==> flow/design.v <==
module Demosaic_getBayer#(
	parameter Cols = 512,	
			  Lines = 768
)
(	input wire PCLK,
	input wire RSTN,
	input wire VSYNC,
	input wire HSYNC,
	input wire [7:0] BAYERDATA,
	output wire CAL_EN,
	output wire [7:0] O_DATA  	);
reg [10:0] i;   
reg [10:0] j;   
wire rst;
reg o_vsync;
reg o_hsync;
reg [7:0] o_data;
reg cal_en;
assign CAL_EN = cal_en;
assign rst = !RSTN;
assign O_DATA = o_data;
assign O_VSYNC = o_vsync;
assign O_HSYNC = o_hsync;
always @(posedge PCLK or posedge rst) begin
	if(rst) begin
		o_data <= 0;
		i <= 0;
		j <= 0;
		cal_en <= 0;
	end
	else if (VSYNC && HSYNC) begin
		o_data <= BAYERDATA;
		if (j == Cols - 1 && i == 2) begin
			j <= 0;
			cal_en <= 1;
		end
		else if (j == Cols - 1) begin
			j <= 0;
			i <= i + 1;
		end
		else begin
			j <= j + 1;
		end
	end
	else if (!VSYNC) begin
		j <= 0;
		i <= 0;
		cal_en <= 0;
	end
	else begin
		o_data <= 0;
		o_hsync <= HSYNC;		
	end
end
endmodule
---- From RTL to reports: Demosaic_getBayer ----
Tool output for the design above, in the order of the flow.
Lines are those of the file above, counted from 1.
Operators: Yosys type, input widths -> output width; for muxes data width and select width s.
Not given: --
design
  design top .............................. Demosaic_getBayer
  clock input ............................. PCLK
  library ................................. sky130hd
  corner .................................. tt_025C_1v80

---- Elaborated design ----
Source: Yosys, flattened and elaborated, memories not mapped. Widths are those after wreduce. Registers that Yosys merges into a memory's read port (data or address) are not register bits. Print and check cells do not count. Equal cells are merged and count once.
word-level totals
  flip-flop bits (word level) ............. 31
  bits of input ports ..................... 12
  output and inout port bits .............. 9
  elaborated cells ........................ 29
cells by class
  $add $sub $neg .......................... 2
  eq/ne operators ......................... 6
  mux-type cells .......................... 12
  reduce/logical cells .................... 5
operators with widths
  kind                   count
  $mux 11                7
  $add 11x1->11 const B  2
  $mux 8                 2
  $eq 11x2->1 const B    1
  $eq 11x9->1 const B    1
  $ne 2x1->1 const B     3
  $reduce_and 3->1       1
  $mux 1                 3
  $logic_and 1x1->1      2
  $ne 2x2->1 const B     1
  $reduce_and 2->1       1
  $reduce_bool 2->1      1

---- Longest topological paths ----
Depth = most cells in a row (Yosys ltp): at word level without a register or memory, in the mapped netlist without a sequential cell, where the memories' decode and read muxes count.
depth
  word-level depth ........................ 4
  ABC_AREA ................................ 0
  depth in mapped cells ................... 6
  mapped depth without buffers ............ 5

---- Synthesis result ----
Yosys stat after the flow's synthesis: flattened, memories mapped to cells. It holds for the ABC_AREA given above (unset counts as 0); a run with the other value may have another netlist.
The area totals of this step are shown rounded.
mapped netlist
  mapped cells ............................ 168
  synthesis area .......................... 1590 µm²
  area of sequential cells ................ 776 µm²
  flip-flop cells ......................... 31
  buffers ................................. 5
cell types
  type                       count  area in all (µm²)
  sky130_fd_sc_hd__dfrtp_1   31     775.744
  sky130_fd_sc_hd__o21ai_0   17     85.082
  sky130_fd_sc_hd__nand2_1   20     75.072
  sky130_fd_sc_hd__and2_1    8      50.048
  sky130_fd_sc_hd__nand3_1   9      45.043
  sky130_fd_sc_hd__o31ai_1   6      45.043
  sky130_fd_sc_hd__and3_1    6      37.536
  sky130_fd_sc_hd__ha_1      3      37.536
  sky130_fd_sc_hd__inv_1     10     37.536
  sky130_fd_sc_hd__a21oi_1   7      35.034
  sky130_fd_sc_hd__xor2_1    3      26.275
  sky130_fd_sc_hd__a31oi_1   4      25.024
  sky130_fd_sc_hd__nand2b_1  4      25.024
  sky130_fd_sc_hd__nor4_1    4      25.024
  sky130_fd_sc_hd__nor2_1    6      22.522
  sky130_fd_sc_hd__o41a_1    2      22.522
  sky130_fd_sc_hd__nand3b_4  1      20.019
  sky130_fd_sc_hd__clkbuf_1  5      18.768
Other cell types: 18; their cells: 22.

---- Worst setup path after synthesis ----
OpenSTA on the mapped netlist: ideal clock, no wires. The path of least setup slack (recovery checks aside). Input and output delay are each 20% of the period. Register names are those of the netlist, which keeps one name where synthesis merged equal registers.
path post-synthesis
  path type ............................... reg2reg
  from .................................... register j[0]
  to ...................................... register i[10]
  clock period ............................ 1590 ps
  library setup time ...................... 69 ps
  launch time at the first pin ............ 0 ps
  arrival ................................. 1552 ps
  required time ........................... 1521 ps
  setup slack ............................. -31 ps
  delay of the path ....................... 1621 ps
  stages on the path ...................... 6
  path buffers ............................ 0
  synthesis period reached ................ 1621 ps
"delay of the path" is the arrival time less input delay plus setup time.
"stages on the path" counts driving pins, that of a launching flip-flop among them; a cell with two outputs on the path counts twice.
"synthesis period reached" = period - worst setup slack (recovery checks aside). The figure is calculated, with input and output delays left at 20% of the set period.
Between the ends stands the longest chain of elaborated cells between them, by number of cells; it is not shown to be the way that was timed. Of several equally long chains one is given.
A line is the first line of the expression or statement that the cell stems from. Yosys adds cells for indexed reads and writes and turns some case tables into memories.
At most two assigning lines are given for a register; there are more.
on the way, post-synthesis
  cell sequence ........................... sky130_fd_sc_hd__dfrtp_1 -> sky130_fd_sc_hd__ha_1 -> sky130_fd_sc_hd__nand3_1 -> sky130_fd_sc_hd__o41a_1 -> sky130_fd_sc_hd__or4_1 -> sky130_fd_sc_hd__nand3_1
  length of the longest elaborated chain .. 4
  elaborated cells on any way between the ends .. 8
  classes of those cells .................. 3 x eq/ne; 3 x mux; 2 x reduce/logical
RTL lines, path post-synthesis
  element             RTL line  RTL
  start: declaration  13        reg [10:0] j;
  start: assignment   28        j <= 0;
  start: assignment   42        j <= j + 1;
  $eq 11x9->1         37        else if (j == Cols - 1) begin
  $mux 11             37
  $mux 11             33        if (j == Cols - 1 && i == 2) begin
  $mux 11             31        else if (VSYNC && HSYNC) begin
  end: assignment     27        i <= 0;
  end: assignment     39        i <= i + 1;
  end: declaration    12        reg [10:0] i;

---- Path in the finished layout ----
Path of least setup slack in the final report of run 1 (OpenROAD, finished layout, wires in). Where an end is a register, its clock arrival counts in the times.
The report prints the path's times to 10 ps; the period is as set.
path post-layout
  path type ............................... reg2reg
  from .................................... register j[9]
  to ...................................... register i[10]
  clock period ............................ 1210 ps
  library setup time ...................... 60 ps
  launch time at the first pin ............ 280 ps
  arrival ................................. 1820 ps
  required time ........................... 1430 ps
  setup slack ............................. -400 ps
  stages on the path ...................... 5
  path buffers ............................ 0
Between the ends stands the longest chain of elaborated cells between them, by number of cells; it is not shown to be the way that was timed. Of several equally long chains one is given.
At most two assigning lines are given for a register; there are more.
on the way, post-layout
  cell sequence ........................... sky130_fd_sc_hd__dfrtp_1 -> sky130_fd_sc_hd__nand3b_4 -> sky130_fd_sc_hd__o41a_1 -> sky130_fd_sc_hd__or4_1 -> sky130_fd_sc_hd__nand3_1
  length of the longest elaborated chain .. 4
  elaborated cells on any way between the ends .. 8
  classes of those cells .................. 3 x eq/ne; 3 x mux; 2 x reduce/logical
RTL lines, path post-layout
  element             RTL line  RTL
  start: declaration  13        reg [10:0] j;
  start: assignment   28        j <= 0;
  start: assignment   42        j <= j + 1;
  $eq 11x9->1         37        else if (j == Cols - 1) begin
  $mux 11             37
  $mux 11             33        if (j == Cols - 1 && i == 2) begin
  $mux 11             31        else if (VSYNC && HSYNC) begin
  end: assignment     27        i <= 0;
  end: assignment     39        i <= i + 1;
  end: declaration    12        reg [10:0] i;

==> runs of Demosaic_getBayer <==
Record of 2 stored runs of the RTL-to-layout flow on Demosaic_getBayer, platform sky130hd. The runs are unordered. Constraints: input delay and output delay 20% of the set period each, output load 0.01 pF.
"reached clock period" = clock period - worst setup slack. The figure is calculated, with input and output delays left at 20% of the set period.
"critical setup path time" is the time allowed to the run's worst setup path (the clock period less input and output delay, where it has them) less its slack. Clock arrival times count: a late capture clock shortens it, a late launch clock lengthens it.
"power consumption": no workload was simulated; the value follows from the tool's default switching activity.
"critical setup path time" is given in steps of 10 ps.
Values from the reports are rounded here.

======== run 1 ========
==> flow/run.sh <==
#!/bin/bash
# the make line also repeats the synthesis and layout settings of config.mk as NAME=value (left out here)
make -C /OpenROAD-flow-scripts/flow DESIGN_CONFIG=/design/flow/config.mk WORK_HOME=/design/flow/orfs CLKGATE_MAP_FILE= finish
==> flow/config.mk <==
export PLATFORM = sky130hd
export DESIGN_NAME = Demosaic_getBayer
export DESIGN_NICKNAME = Demosaic_getBayer
export VERILOG_FILES = /design/flow/design.v
export SDC_FILE = /design/flow/constraint.sdc
export NUM_CORES = 4
export LEC_CHECK = 0
export CAP_MARGIN = 20
export CORE_MARGIN = 2
export CORE_UTILIZATION = 23
export CTS_CLUSTER_SIZE = 99
export GPL_ROUTABILITY_DRIVEN = 1
export MAX_ROUTING_LAYER = met4
export PLACE_DENSITY_LB_ADDON = 0.19
export SLEW_MARGIN = 5
export TNS_END_PERCENT = 75
==> flow/constraint.sdc <==
create_clock -name core_clock -period 1.21 [get_ports {PCLK}]
set_input_delay 0.2420 -clock core_clock [delete_from_list [all_inputs] [get_ports {PCLK}]]
set_output_delay 0.2420 -clock core_clock [all_outputs]
set_load 0.01 [all_outputs]

-------- measured, run 1 --------
  critical setup path time ................ 1610 ps
  critical path kind ...................... reg2reg
  reached clock period .................... 1606 ps
  power consumption ....................... 2400 µW
  utilization after layout ................ 0.376
  setup slack of the critical path ........ -396 ps
  synthesized cell area ................... 1590 µm²
  die footprint ........................... 7600 µm²

======== run 2 ========
==> flow/run.sh <==
#!/bin/bash
# the make line also repeats the synthesis and layout settings of config.mk as NAME=value (left out here)
make -C /OpenROAD-flow-scripts/flow DESIGN_CONFIG=/design/flow/config.mk WORK_HOME=/design/flow/orfs CLKGATE_MAP_FILE= finish
==> flow/config.mk <==
export PLATFORM = sky130hd
export DESIGN_NAME = Demosaic_getBayer
export DESIGN_NICKNAME = Demosaic_getBayer
export VERILOG_FILES = /design/flow/design.v
export SDC_FILE = /design/flow/constraint.sdc
export NUM_CORES = 4
export LEC_CHECK = 0
export CAP_MARGIN = 20
export CORE_MARGIN = 2
export CORE_UTILIZATION = 40
export SETUP_SLACK_MARGIN = 0.07
export SLEW_MARGIN = 20
==> flow/constraint.sdc <==
create_clock -name core_clock -period 1.9 [get_ports {PCLK}]
set_input_delay 0.3800 -clock core_clock [delete_from_list [all_inputs] [get_ports {PCLK}]]
set_output_delay 0.3800 -clock core_clock [all_outputs]
set_load 0.01 [all_outputs]

-------- measured, run 2 --------
  critical setup path time ................ 1740 ps
  critical path kind ...................... reg2reg
  reached clock period .................... 1735 ps
  power consumption ....................... 1390 µW
  utilization after layout ................ 0.539
  setup slack of the critical path ........ 165 ps
  synthesized cell area ................... 1590 µm²
  die footprint ........................... 4500 µm²
