==> flow/design.v <==
module Demosaic_pre_G_RB#(
	parameter Lines = 768 + 20,
			  Cols = 512 + 50 	
)
(	input wire INCLK,
	input wire RSTN,
	input wire DATA_EN,
	input wire HSYNC,
	input wire [7:0] DATA1,   
	input wire [7:0] DATA2,
	input wire [7:0] DATA3,
	input wire [7:0] DATA4,
	input wire [7:0] DATA5,
	output wire [7:0] UU,
	output wire [7:0] UPDATA,
	output wire [7:0] MID,
	output wire [7:0] DOWNDATA,
	output wire [7:0] DD,
	output wire [7:0] LEFTDATA,
	output wire [7:0] LL,
	output wire [7:0] RR,
	output wire [7:0] RIGHTDATA,
	output wire O_EN   );
wire rst;
assign rst = !RSTN;
assign rst = !RSTN;
reg [10:0] cntLine;
reg [10:0] cntCol;
reg [7:0] updata;
reg [7:0] downdata;
reg [7:0] leftdata;
reg [7:0] rightdata;
assign UPDATA = updata;
assign DOWNDATA = downdata;
assign LEFTDATA =leftdata;
assign RIGHTDATA = rightdata;
reg [7:0] uu;
reg [7:0] dd;
reg [7:0] ll;
reg [7:0] rr;
reg [7:0] uur;
reg [7:0] uurr;
reg [7:0] ddr;
reg [7:0] ddrr;
reg [7:0] ur;
reg [7:0] urr;
reg [7:0] dr;
reg [7:0] drr;
assign UU = uu;
assign DD = dd;
assign LL = ll;
assign RR = rr;
reg [7:0] mid;
assign MID = mid;
reg o_en;
reg cntDelay;
assign O_EN = o_en;
reg [1:0] state_1;
reg [1:0] state_2;
reg [1:0] state_3;
reg [1:0] state_4;
reg [1:0] state_5;
always @(posedge INCLK or posedge rst) begin
	if (rst) begin
		cntCol <= 0;
		cntLine <= 0;
	end
	else if (DATA_EN && HSYNC) begin
		if (cntCol == Cols) begin
			cntCol <= 0;
			if(cntLine == Lines) begin
				cntLine <= 0;
			end
			else begin
				cntLine <= cntLine + 1;
			end
		end	
		else begin
			cntCol <= cntCol + 1;
		end
	end
end
always @(posedge INCLK or posedge rst) begin
	if(rst) begin
		uu <= 1'd0;
		uur <= 1'd0;
		uurr <= 1'd0;
		state_1 <= 2'b0;
	end
	else if (DATA_EN && HSYNC) begin
		case (state_1)
			2'b00: begin
				if (cntCol == 0) begin
					uu <= (cntLine == 0 || cntLine == 1) ? DATA5 : DATA1;
					state_1 <= 2'b01;
				end
				else begin
					uu <= uur;
					uur <= uurr;
					uurr <= (cntLine == 0 || cntLine == 1) ? DATA5 : DATA1;
				end
			end
			2'b01: begin
				if (cntCol == 1) begin
					uur <= (cntLine == 0 || cntLine == 1) ? DATA5 : DATA1;
				end
				else begin
					uur <= uurr;
				end
				state_1 <= 2'b10;				
			end
			2'b10: begin
				uurr <= DATA1;
				state_1 <= 2'b0;				
			end
		endcase
	end
	else begin
		uu <= 0;
		uur <= 0;
		uurr <= 0;
	end
end
always @(posedge INCLK or posedge rst) begin
	if(rst) begin
		updata <= 0;
		ur <= 0;
		urr <= 0;
		state_2 <= 2'b0;
	end
	else if (DATA_EN && HSYNC) begin
		case (state_2)
			2'b00: begin
				if (cntCol == 0) begin
					updata <= (cntLine == 0) ? DATA4 : DATA2;
					state_2 <= 2'b01;
				end
				else begin
					updata <= ur;
					ur <= urr;
					urr <= (cntLine == 0) ? DATA4 : DATA2;
				end
			end
			2'b01: begin
				ur <= (cntLine == 0) ? DATA4 : DATA2;
				state_2 <= 2'b10;				
			end
			2'b10: begin
				urr <= DATA2;
				state_2 <= 2'b00;				
			end
		endcase
	end	
	else begin
		updata <= 0;
		ur <= 0;
		urr <= 0;
	end
end
always @(posedge INCLK or posedge rst) begin
	if(rst) begin
		ll <= 0;
		leftdata <= 0;
		mid <= 0;
		rightdata <= 0;
		rr <= 0;
		state_3 <= 2'b00;
		o_en <= 0;
		cntDelay <= 0;
	end
	else if (DATA_EN && HSYNC) begin
		case (state_3)
			2'b00: begin
				if (cntCol == 0) begin
					mid <= DATA3;
					state_3 <= 2'b01;
				end
				else if (cntCol == Cols) begin
					o_en <= 0;
				end
				else begin
					mid <= rightdata;
					rightdata <= rr;
					rr <= DATA3;
					leftdata <= mid;
					if (cntCol == 3) begin
						ll <= DATA3;
					end
					else begin
						ll <= leftdata;					
					end
				end
			end
			2'b01: begin
				if (cntCol == 1) begin
					leftdata <= DATA3;
					rightdata <= DATA3;
				end
				else begin
					rightdata <= rightdata;
				end
				state_3 <= 2'b10;				
			end
			2'b10: begin
				rr <= DATA3;
				if (cntCol == 2) begin
					ll <= rr;
				end
				else begin
					ll <= leftdata;
				end
				o_en <= 1;
				state_3 <= 2'b00;				
			end
		endcase
	end
	else begin
		ll <= 0;
		leftdata <= 0;
		mid <= 0;
		rightdata <= 0;
		rr <= 0;		
	end
end
always @(posedge INCLK or posedge rst) begin
	if(rst) begin
		downdata <= 0;
		state_4 <= 2'b00;
	end
	else if (DATA_EN && HSYNC) begin
		case (state_4)
			2'b00: begin
				if (cntCol == 0) begin
					downdata <= (cntLine == Lines - 1) ? DATA2 : DATA4;
					state_4 <= 2'b01;
				end
				else begin
					downdata <= dr;
					dr <= drr;
					drr <= DATA4;
				end
			end
			2'b01: begin
				if (cntCol == 1) begin
					dr <= (cntLine == Lines - 1) ? DATA2 : DATA4;
				end
				else begin
					dr <= drr;
				end
				state_4 <= 2'b10;				
			end
			2'b10: begin
				drr <= (cntLine == Lines - 1) ? DATA2 : DATA4;
				state_4 <= 2'b00;				
			end
		endcase
	end
	else begin
		downdata <= 0;
		dr <= 0;
		drr <= 0;
	end	
end
always @(posedge INCLK or posedge rst) begin
	if(rst) begin
		dd <= 0;
		ddr <= 0;
		ddrr <= 0;
		state_5 <= 2'b00;
	end
	else if (DATA_EN && HSYNC) begin
		case (state_5)
			2'b00: begin
				if (cntCol == 0) begin
					dd <= (cntLine == Lines - 1 || cntLine == Lines - 2) ? DATA1 : DATA5;
					state_5 <= 2'b01;
				end
				else begin
					dd <= ddr;
					ddr <= ddrr;
					ddrr <= DATA5;
				end
			end
			2'b01: begin
				ddr <= (cntLine == Lines - 1 || cntLine == Lines - 2) ? DATA1 : DATA5;
				state_5 <= 2'b10;		
			end
			2'b10: begin
				ddrr <= (cntLine == Lines - 1 || cntLine == Lines - 2) ? DATA1 : DATA5;
				state_5 <= 2'b00;				
			end
		endcase
	end
	else begin
		dd <= 0;
		ddr <= 0;
		ddrr <= 0;
	end	
end
endmodule
Tool chain data of Demosaic_pre_G_RB
Tool output for the design above, in the order of the flow.
Line numbers count from 1 in the design file above.
Cell names lack the library's common part.
A cell with -- has no value.

design
  design top = Demosaic_pre_G_RB
  clock port = INCLK
  standard-cell library = sky130hd
  corner = tt_025C_1v80

Word-level counts
Source: Yosys, flattened and elaborated, memories not mapped. Widths are those after wreduce. Registers that Yosys merges into a memory's read port (data or address) are not register bits. Print and check cells do not count. Equal cells are merged and count once.

storage and ports
  register bits after elaboration = 169
  input port bits = 44
  cells after elaboration = 183

cells by class
  add/subtract/negate cells = 2
  eq/ne operators = 48
  mux-type cells = 74
  reductions and logical operators = 34

operators with widths
  operator                                                                  count
  8-bit two-way mux                                                         51
  8-bit parallel mux with 2-bit select                                      12
  11-bit by 10-bit == test with 1-bit output (second input constant)        4
  3-bit by 1-bit inequality test with 1-bit output (second input constant)  10
  2-bit parallel mux with 3-bit select                                      5
  3-bit AND reduction                                                       8
  11-bit by 1-bit adder with 11-bit output (second input constant)          2
  11-bit by 1-bit == test with 1-bit output (second input constant)         2
  11-bit by 2-bit == test with 1-bit output (second input constant)         2
  11-bit logical NOT                                                        2
  11-bit two-way mux                                                        2
  3-bit inequality test (second input constant)                             7
  2-bit AND reduction                                                       8
  3-bit nonzero test                                                        5
  2-bit inequality test (second input constant)                             7
  2-bit by 1-bit == test with 1-bit output (second input constant)          5
  2-bit by 1-bit inequality test with 1-bit output (second input constant)  5
  2-bit == test (second input constant)                                     5
  2-bit logical NOT                                                         5
  4-bit AND reduction                                                       2
  3-bit by 2-bit inequality test with 1-bit output (second input constant)  1
  1-bit logical OR                                                          2
  2-bit nonzero test                                                        1
  1-bit parallel mux with 2-bit select                                      1
  2-bit two-way mux                                                         1
  1-bit two-way mux                                                         2
  1-bit logical AND                                                         1

Logic depth
Longest topological path by Yosys (ltp), each cell counted once; first at word level (registers and memories cut), then after technology mapping (sequential cells cut; the memories' decode and read muxes count).

depth
  word-level depth = 6
  ABC_AREA = 0
  gate-level depth with buffers = 9
  depth with buffers taken out = 7

Synthesis result
The flow's flattened synthesis, as Yosys stat reports it; memories are mapped. The netlist is that of the ABC_AREA named above (0 if unset); the other value can give another one.
Totals and module areas in this step are rounded.

synthesis totals
  standard cells after synthesis = 788
  chip area (Yosys) = 8454 µm²
  area of sequential cells = 4441 µm²
  mapped flip-flops = 174
  buffers = 40

cell types
  cell       count
  dfrtp_1    153
  mux2i_1    56
  edfxtp_1   16
  a22oi_1    41
  o21ai_0    57
  a21oi_1    53
  nand2_1    66
  o2bb2ai_1  25
  nor2_1     56
  a221o_1    15
  and3_1     22
  dfstp_2    5
  o21ai_1    21
  mux2_2     9
  ha_1       8
  a22o_1     11
  clkbuf_1   19
  a221oi_1   8

Other cell types: 46; their cells: 147.

Path before layout
Path of least setup slack by OpenSTA after synthesis, without wires, with an ideal clock, recovery checks aside; 20% of the period is set as input and as output delay. Where synthesis merged equal registers, the netlist keeps one of their names.

timing after synthesis
  path type = register to register
  start = reg cntCol[0]
  end = reg ur[7]
  period = 3.28 ns
  library setup time = 0.129 ns
  launch time at the first pin = 0.000 ns
  arrival = 2.127 ns
  required time = 3.151 ns
  path slack = 1.024 ns
  path delay = 2.256 ns
  stages = 10
  buffers on the path = 2
  period reached after synthesis = 2.256 ns

"path delay" is the arrival time less input delay plus setup time.
"stages": output pins that drive a net of the path, with the launching flip-flop's if there is one; two outputs of one cell count as two.
"period reached after synthesis" is the clock period less the worst setup slack; recovery checks do not enter. This is arithmetic on one report: input and output delays are still those of the set period (20% each).
The rows between start and end are the longest chain of elaborated cells between them; the timing report does not say that the signal goes this way. Where chains are equally long, one stands for them.
A line is the first line of the expression or statement that the cell stems from. Yosys adds cells for indexed reads and writes and turns some case tables into memories.
A register here has more assigning lines than the two given.

between the ends, after synthesis
  path through = dfrtp_1 > inv_1 > ha_1 > clkbuf_2 > or4b_4 > o31a_1 > and3b_1 > buf_2 > a22oi_1 > o21ai_1
  length of the longest elaborated chain = 4

RTL lines, path after synthesis
  element                               line  source
  start, declared                       28    reg [10:0] cntCol;
  start, assigned                       65    cntCol <= 0;
  start, assigned                       79    cntCol <= cntCol + 1;
  11-bit logical NOT                    134   if (cntCol == 0) begin
  8-bit two-way mux                     134
  8-bit parallel mux with 2-bit select  132   case (state_2)
  8-bit two-way mux                     131   else if (DATA_EN && HSYNC) begin
  end, assigned                         140   ur <= urr;
  end, assigned                         145   ur <= (cntLine == 0) ? DATA4 : DATA2;
  end, declared                         45    reg [7:0] ur;

Timing after layout
Path of least setup slack in the final report of job 1 (OpenROAD, finished layout, wires in). Where an end is a register, its clock arrival counts in the times.

timing after layout
  path type = input to register
  start = in DATA_EN
  end = reg ddr[0]
  period = 4.77 ns
  input delay = 0.95 ns
  library setup time = 0.10 ns
  launch time at the first pin = 0.95 ns
  arrival = 3.40 ns
  required time = 5.11 ns
  path slack = 1.71 ns
  stages = 7
  buffers on the path = 2

The rows between start and end are the longest chain of elaborated cells between them; the timing report does not say that the signal goes this way. Where chains are equally long, one stands for them.
A register here has more assigning lines than the two given.

between the ends, after layout
  path through = clkdlybuf4s50_1 > and2_1 > buf_4 > o31a_1 > nor3b_1 > a22oi_1 > o21ai_0
  length of the longest elaborated chain = 3

RTL lines, path after layout
  element                                           line  source
  start, declared                                   7     input wire DATA_EN,
  1-bit logical AND                                 271   else if (DATA_EN && HSYNC) begin
  3-bit by 1-bit inequality test with 1-bit output  --
  2-bit AND reduction                               --
  end, assigned                                     280   ddr <= ddrr;
  end, assigned                                     285   ddr <= (cntLine == Lines - 1 || cntLine == Lines - 2) ? DATA1 : DATA5;
  end, declared                                     43    reg [7:0] ddr;

FLOW RESULTS
============

2 stored runs of Demosaic_pre_G_RB in the flow (synthesis by Yosys, layout by OpenROAD, sky130hd cells), in arbitrary order. Constraints: input delay and output delay 20% of the set period each, output load 0.01 pF.
By "clock period reached" is meant the clock period of the run minus its worst setup slack. This is arithmetic on one report: input and output delays are still those of the set period (20% each).
"time on the worst setup path": the worst setup path's part of the clock period (all of it between registers, 20% less for each end at a port) less its slack. A launch clock that arrives late makes it longer, a capture clock that arrives late makes it shorter.
"overall power": no workload was simulated; the value follows from the tool's default switching activity.
The results are shown rounded.
Settings: n/a = not set for that run.

setting or result                             job 1              job 2
period_ns                                     4.77               3.04
CORE_UTILIZATION                              62                 45
CORE_MARGIN                                   9                  2
CELL_PAD_IN_SITES_DETAIL_PLACEMENT            0                  2
ABC_AREA                                      0                  n/a
MAX_ROUTING_LAYER                             met5               met5
CAP_MARGIN                                    20                 20
SLEW_MARGIN                                   20                 20
CELL_PAD_IN_SITES_GLOBAL_PLACEMENT            n/a                1
GPL_TIMING_DRIVEN                             n/a                1
CTS_CLUSTER_DIAMETER                          n/a                251
clock period reached (ns)                     3.060              2.997
setup slack of the worst path (ns)            1.710              0.043
die footprint (µm²)                           18160              19900
netlist area reported by Yosys (µm²)          8454               8454
overall power (uW)                            4072               6850
utilization                                   0.773              0.567
standard-cell area of the final layout (µm²)  10280              10530
setup total negative slack (ns)               0.000              0.000
time on the worst setup path (ns)             2.11               3.00
worst path kind                               input to register  register to register
